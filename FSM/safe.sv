==> flow/design.v <==
module fsm_synth(
    input  logic clk,
    input  logic RESETN,
    input  logic E,
    input  logic M,
    output logic LOCKED,
    output logic savePW,
    output logic saveAT,
    output logic [1:0] stateout
);
    enum int unsigned {
        state_open = 0,
        state_open_press = 1,
        state_locked = 2, 
        state_locked_press = 3
    } present_state, next_state;
    always_comb begin
        LOCKED = 0;
        savePW = 0;
        saveAT = 0;
        case (present_state)
            state_open: begin
                LOCKED = 0;
            end
            state_open_press: begin
                LOCKED = 0;
                savePW = 1;
            end
            state_locked: begin
                LOCKED = 1;
            end
            state_locked_press: begin
                LOCKED = 1;
                saveAT = 1;
            end
        endcase
    end
    always_comb begin
        next_state = present_state;
        case (present_state)
            state_open: begin
                if (E)
						next_state = state_open_press;
            end
            state_open_press: begin
                if (!E)
						next_state = state_locked;
            end
            state_locked: begin
                if (E)	
						next_state = state_locked_press;
            end
				state_locked_press: begin
					 if (!E) begin
							if (M)
								next_state = state_open;
							else
								next_state = state_locked;
					 end
				end
        endcase
    end
    always_ff @(posedge clk) begin
        if (~RESETN)
            present_state <= state_open;
        else
            present_state <= next_state;
    end
assign state_out = present_state;
endmodule
module safe(
    input  logic        MAX10_CLK1_50,
    input  logic [1:0]  KEY,
    input  logic [9:0]  SW,
    output logic [9:0]  LEDR,
    output logic [7:0]  HEX5,
    output logic [7:0]  HEX4,
    output logic [7:0]  HEX3,
    output logic [7:0]  HEX2,
    output logic [7:0]  HEX1,
    output logic [7:0]  HEX0
);
    localparam logic [47:0] OPEN_DISPLAY   = 48'hFC_C0_8C_86_AB_F7;
    localparam logic [47:0] LOCKED_DISPLAY = 48'hC7_C0_C6_89_86_C0;
    logic LOCKED, savePW, saveAT;
    logic [9:0] PASSWORD = 0;
	 logic [9:0] ATTEMPT = 1;
    logic MATCH;
    logic [3:0] HINT;
    logic [2:0] PRESENT_STATE;
    fsm_synth FSM (
        .clk           (MAX10_CLK1_50),
        .RESETN        (KEY[0]),
        .E             (~KEY[1]),
        .M             (MATCH),
        .LOCKED        (LOCKED),
        .savePW        (savePW),
        .saveAT        (saveAT),
        .stateout (PRESENT_STATE)
    );
    assign MATCH = (ATTEMPT == PASSWORD);
	 always_comb begin
			HINT = 0;
				for (int i = 0; i < 10; i=i+1) begin
				HINT = HINT + (SW[i] ^ PASSWORD[i]);
				end
	 end
    always_comb begin
        if (LOCKED)
            {HEX5, HEX4, HEX3, HEX2, HEX1, HEX0} = LOCKED_DISPLAY;
        else
            {HEX5, HEX4, HEX3, HEX2, HEX1, HEX0} = OPEN_DISPLAY;
        LEDR[3:0] = HINT;
        LEDR[9:8] = PRESENT_STATE;
        LEDR[7:4] = 4'b0000;
    end
    always_ff @(posedge MAX10_CLK1_50) begin
        if (~KEY[0]) begin
            PASSWORD <= 0;
            ATTEMPT  <= 1;
        end
        else begin
            if (savePW)
                PASSWORD <= SW;
            else if (saveAT)
                ATTEMPT <= SW;
        end
    end
endmodule
# --- Reports on safe ---
# Tool output for the design above, in the order of the flow.
# Line numbers count from 1 in the design file above.
# Library cell names are shortened.
design:
  design: "safe"
  clock_port: "MAX10_CLK1_50"
  lib: "sky130hd"
  pvt_corner: "tt_025C_1v80"

# --- Word level ---
# Counts by Yosys on the flattened word-level netlist (proc, flatten, opt, wreduce; memories kept). Register bits leave out memories and registers merged into their read ports (data or address). Print and check cells are left out. Cells with the same type and inputs are merged into one.
bits:
  wordCells: 46
  input_bits: 13
  regBits: 52
  output_inout_bits: 58
op_classes:
  n_mux: 10
  logic: 11
  eq_ne: 8
  n_reduce_logical: 5
  addsub: 9
op_table:
  columns: ["op", "n"]
  rows:
  - ["parallel mux 32 bit (select 4 bit)", 1]
  - ["two-way mux 32 bit", 4]
  - ["== test 32 x 2 -> 1 bit (second input constant)", 2]
  - ["two-way mux 46 bit", 1]
  - ["== test 32 x 1 -> 1 bit (second input constant)", 1]
  - ["logical NOT 32 bit", 1]
  - ["adder 4 x 1 -> 4 bit", 6]
  - ["bitwise XOR 1 bit", 10]
  - ["== test 10 bit", 1]
  - ["!= test 2 bit (second input constant)", 4]
  - ["AND reduction 5 bit", 1]
  - ["adder 3 x 1 -> 4 bit", 1]
  - ["nonzero test 4 bit", 1]
  - ["adder 2 x 1 -> 3 bit", 1]
  - ["two-way mux 1 bit", 3]
  - ["adder 1 x 1 -> 2 bit", 1]
  - ["AND reduction 2 bit", 1]
  - ["OR reduction 2 bit", 1]
  - ["two-way mux 2 bit", 1]
  - ["NOT 1 bit", 1]

# --- Logic depth ---
# Longest topological path by Yosys (ltp), each cell counted once; first at word level (registers and memories cut), then after technology mapping (sequential cells cut; the memories' decode and read muxes count).
depth:
  word_depth: 10
  ABC_AREA: 0
  ltp_mapped: 9
  depth_no_buf: 9

# --- Synthesis result ---
# Yosys stat after the flow's synthesis: flattened, memories mapped to cells. It holds for the ABC_AREA given above (unset counts as 0); a run with the other value may have another netlist.
# The area totals of this step are shown rounded.
types:
  columns: ["type", "n", "area_total_um2"]
  rows:
  - ["dfxtp_1", 24, 480.461]
  - ["buf_4", 53, 397.882]
  - ["fa_1", 6, 120.115]
  - ["mux2i_1", 10, 100.096]
  - ["xnor2_1", 11, 96.342]
  - ["xor2_1", 10, 87.584]
  - ["nand2_1", 21, 78.826]
  - ["nor2b_1", 11, 68.816]
  - ["a21boi_0", 9, 67.565]
  - ["inv_1", 7, 26.275]
  - ["ha_1", 2, 25.024]
  - ["clkbuf_1", 5, 18.768]
  - ["nor2_1", 5, 18.768]
  - ["nand3_1", 3, 15.014]
  - ["nand2b_1", 2, 12.512]
  - ["nor4_1", 2, 12.512]
  - ["o311a_1", 1, 10.01]
  - ["a41oi_1", 1, 8.758]
# Other cell types: 4; their cells: 5.
synth_totals:
  flip_flops: 24
  area_um2: 1670
  seq_area_um2: 480
  buf_cells: 59
  stdcells: 188
# By module: a second synthesis without flattening, with its own total; a netlist apart from the flattened one above.
unflattened:
  cells_unflattened: 188
  area_unflattened_um2: 1680
# Each row is one instance without its submodules.
modules:
  columns: ["module", "area_um2", "cells", "mod_seq_area_um2", "instances"]
  rows:
  - ["safe", 1530, 171, 400, 1]
  - ["fsm_synth", 153, 17, 80.1, 1]

# --- Timing after synthesis ---
# Path of least setup slack by OpenSTA after synthesis, without wires, with an ideal clock, recovery checks aside; 20% of the period is set as input and as output delay. Where synthesis merged equal registers, the netlist keeps one of their names.
synth_timing:
  path_type: "input port to output port"
  from: "input port SW[2]"
  to: "output port LEDR[2]"
  out_delay_ns: 0.958
  required_time_ns: 3.832
  path_slack_ns: 0.406
  in_delay_ns: 0.958
  launch_ns: 0.958
  clock_period_ns: 4.79
  path_stages: 9
  delay_ns: 2.468
  t_arrival_ns: 3.426
  n_path_buf: 0
  synth_period_reached_ns: 4.384
# "delay_ns" = arrival - input delay + setup time.
# At an output port there is no setup time.
# "path_stages": output pins that drive a net of the path, with the launching flip-flop's if there is one; two outputs of one cell count as two.
# "synth_period_reached_ns" is the clock period less the worst setup slack; recovery checks do not enter. This is arithmetic on one report: input and output delays are still those of the set period (20% each).
# The rows between start and end are the longest chain of elaborated cells between them; the timing report does not say that the signal goes this way. Where chains are equally long, one stands for them.
# Each line given opens the expression or statement behind the cell; cells for indexed reads and writes are added by Yosys, which also makes memories of some case tables.
synth_between:
  path_cell_list: "xnor2_1 > fa_1 > fa_1 > fa_1 > inv_1 > ha_1 > inv_1 > fa_1 > xor2_1"
  elab_chain_len: 9
  cells_between: 9
  cone_lines: 1
  cone_classes: "8 x add/sub; 1 x logic"
synth_rtl:
  columns: ["element", "line", "source"]
  rows:
  - ["start, declared", 74, "input  logic [9:0]  SW,"]
  - ["bitwise XOR 1 bit", 105, "HINT = HINT + (SW[i] ^ PASSWORD[i]);"]
  - ["adder 2 x 1 -> 3 bit", 105, null]
  - ["adder 3 x 1 -> 4 bit", 105, null]
  - ["adder 4 x 1 -> 4 bit (6 in a row)", 105, null]
  - ["end, declared", 75, "output logic [9:0]  LEDR,"]

# --- Worst path after layout ---
# From the final timing report of record 1: the path of least setup slack in the routed layout; clock arrival at registers is part of the times.
layout_timing:
  path_type: "input port to output port"
  from: "input port SW[6]"
  to: "output port LEDR[1]"
  in_delay_ns: 1.60
  t_arrival_ns: 4.25
  clock_period_ns: 7.99
  path_stages: 11
  n_path_buf: 2
  path_slack_ns: 2.14
  launch_ns: 1.60
  out_delay_ns: 1.60
  required_time_ns: 6.39
# The rows between start and end are the longest chain of elaborated cells between them; the timing report does not say that the signal goes this way. Where chains are equally long, one stands for them.
layout_between:
  path_cell_list: "buf_8 > xnor2_4 > fa_1 > fa_1 > fa_1 > inv_1 > ha_2 > inv_2 > fa_2 > inv_1 > buf_2"
  elab_chain_len: 5
  cells_between: 5
  cone_lines: 1
  cone_classes: "4 x add/sub; 1 x logic"
layout_rtl:
  columns: ["element", "line", "source"]
  rows:
  - ["start, declared", 74, "input  logic [9:0]  SW,"]
  - ["bitwise XOR 1 bit", 105, "HINT = HINT + (SW[i] ^ PASSWORD[i]);"]
  - ["adder 4 x 1 -> 4 bit (4 in a row)", 105, null]
  - ["end, declared", 75, "output logic [9:0]  LEDR,"]

==> runs of safe <==
safe through Yosys and OpenROAD on sky130hd: 2 stored runs, unordered, with their settings and measured results. The constraints put input and output delay at 20% of the set period each and load the outputs with 0.01 pF.
"achieved_clock_period_ns" = clock period - worst setup slack. The figure is calculated, with input and output delays left at 20% of the set period.
By "worst_path_time_ns" is meant the share of the clock period that the worst setup path is allowed (20% is reserved at inputs, 20% at outputs), minus its slack. Clock arrival times at its registers enter into it.
"total_power_w": no workload was simulated; the value follows from the tool's default switching activity.
Results are given in rounded form.

--- record 1 ---
==> flow/run.sh <==
#!/bin/bash
# the make line also repeats the synthesis and layout settings of config.mk as NAME=value (left out here)
make -C /OpenROAD-flow-scripts/flow DESIGN_CONFIG=/design/flow/config.mk WORK_HOME=/design/flow/orfs CLKGATE_MAP_FILE= finish
==> flow/config.mk <==
export PLATFORM = sky130hd
export DESIGN_NAME = safe
export DESIGN_NICKNAME = safe
export VERILOG_FILES = /design/flow/design.v
export SDC_FILE = /design/flow/constraint.sdc
export NUM_CORES = 4
export LEC_CHECK = 0
export ABC_AREA = 0
export CAP_MARGIN = 20
export CELL_PAD_IN_SITES_DETAIL_PLACEMENT = 0
export CORE_MARGIN = 6
export CORE_UTILIZATION = 39
export CTS_CLUSTER_DIAMETER = 154
export PLACE_DENSITY_LB_ADDON = 0.18
export SETUP_SLACK_MARGIN = 2.18
export SLEW_MARGIN = 15
==> flow/constraint.sdc <==
create_clock -name core_clock -period 7.99 [get_ports {MAX10_CLK1_50}]
set_input_delay 1.5980 -clock core_clock [delete_from_list [all_inputs] [get_ports {MAX10_CLK1_50}]]
set_output_delay 1.5980 -clock core_clock [all_outputs]
set_load 0.01 [all_outputs]

==> results, as YAML <==
results:
  fin_util_frac: 0.467
  die_area_um2: 6000
  worst_path_time_ns: 2.65
  path_kind: "input port to output port"
  synth_chip_area_um2: 1670
  achieved_clock_period_ns: 5.849
  total_power_w: 0.00035
  finish.stdcell_area_um2: 1900
  timing.hold.ws_ns: 0.471
  timing.setup.ws_ns: 2.14
  tns_ns: 0.000

--- record 2 ---
==> flow/run.sh <==
#!/bin/bash
# the make line also repeats the synthesis and layout settings of config.mk as NAME=value (left out here)
make -C /OpenROAD-flow-scripts/flow DESIGN_CONFIG=/design/flow/config.mk WORK_HOME=/design/flow/orfs CLKGATE_MAP_FILE= finish
==> flow/config.mk <==
export PLATFORM = sky130hd
export DESIGN_NAME = safe
export DESIGN_NICKNAME = safe
export VERILOG_FILES = /design/flow/design.v
export SDC_FILE = /design/flow/constraint.sdc
export NUM_CORES = 4
export LEC_CHECK = 0
export CAP_MARGIN = 20
export CORE_MARGIN = 2
export CORE_UTILIZATION = 40
export SLEW_MARGIN = 20
==> flow/constraint.sdc <==
create_clock -name core_clock -period 3.81 [get_ports {MAX10_CLK1_50}]
set_input_delay 0.7620 -clock core_clock [delete_from_list [all_inputs] [get_ports {MAX10_CLK1_50}]]
set_output_delay 0.7620 -clock core_clock [all_outputs]
set_load 0.01 [all_outputs]

==> results, as YAML <==
results:
  fin_util_frac: 0.517
  total_power_w: 0.000893
  tns_ns: -0.907
  die_area_um2: 4710
  achieved_clock_period_ns: 4.214
  synth_chip_area_um2: 1670
  worst_path_time_ns: 2.69
  path_kind: "input port to output port"
  timing.setup.ws_ns: -0.404
  timing.hold.ws_ns: 0.474
  finish.stdcell_area_um2: 2070
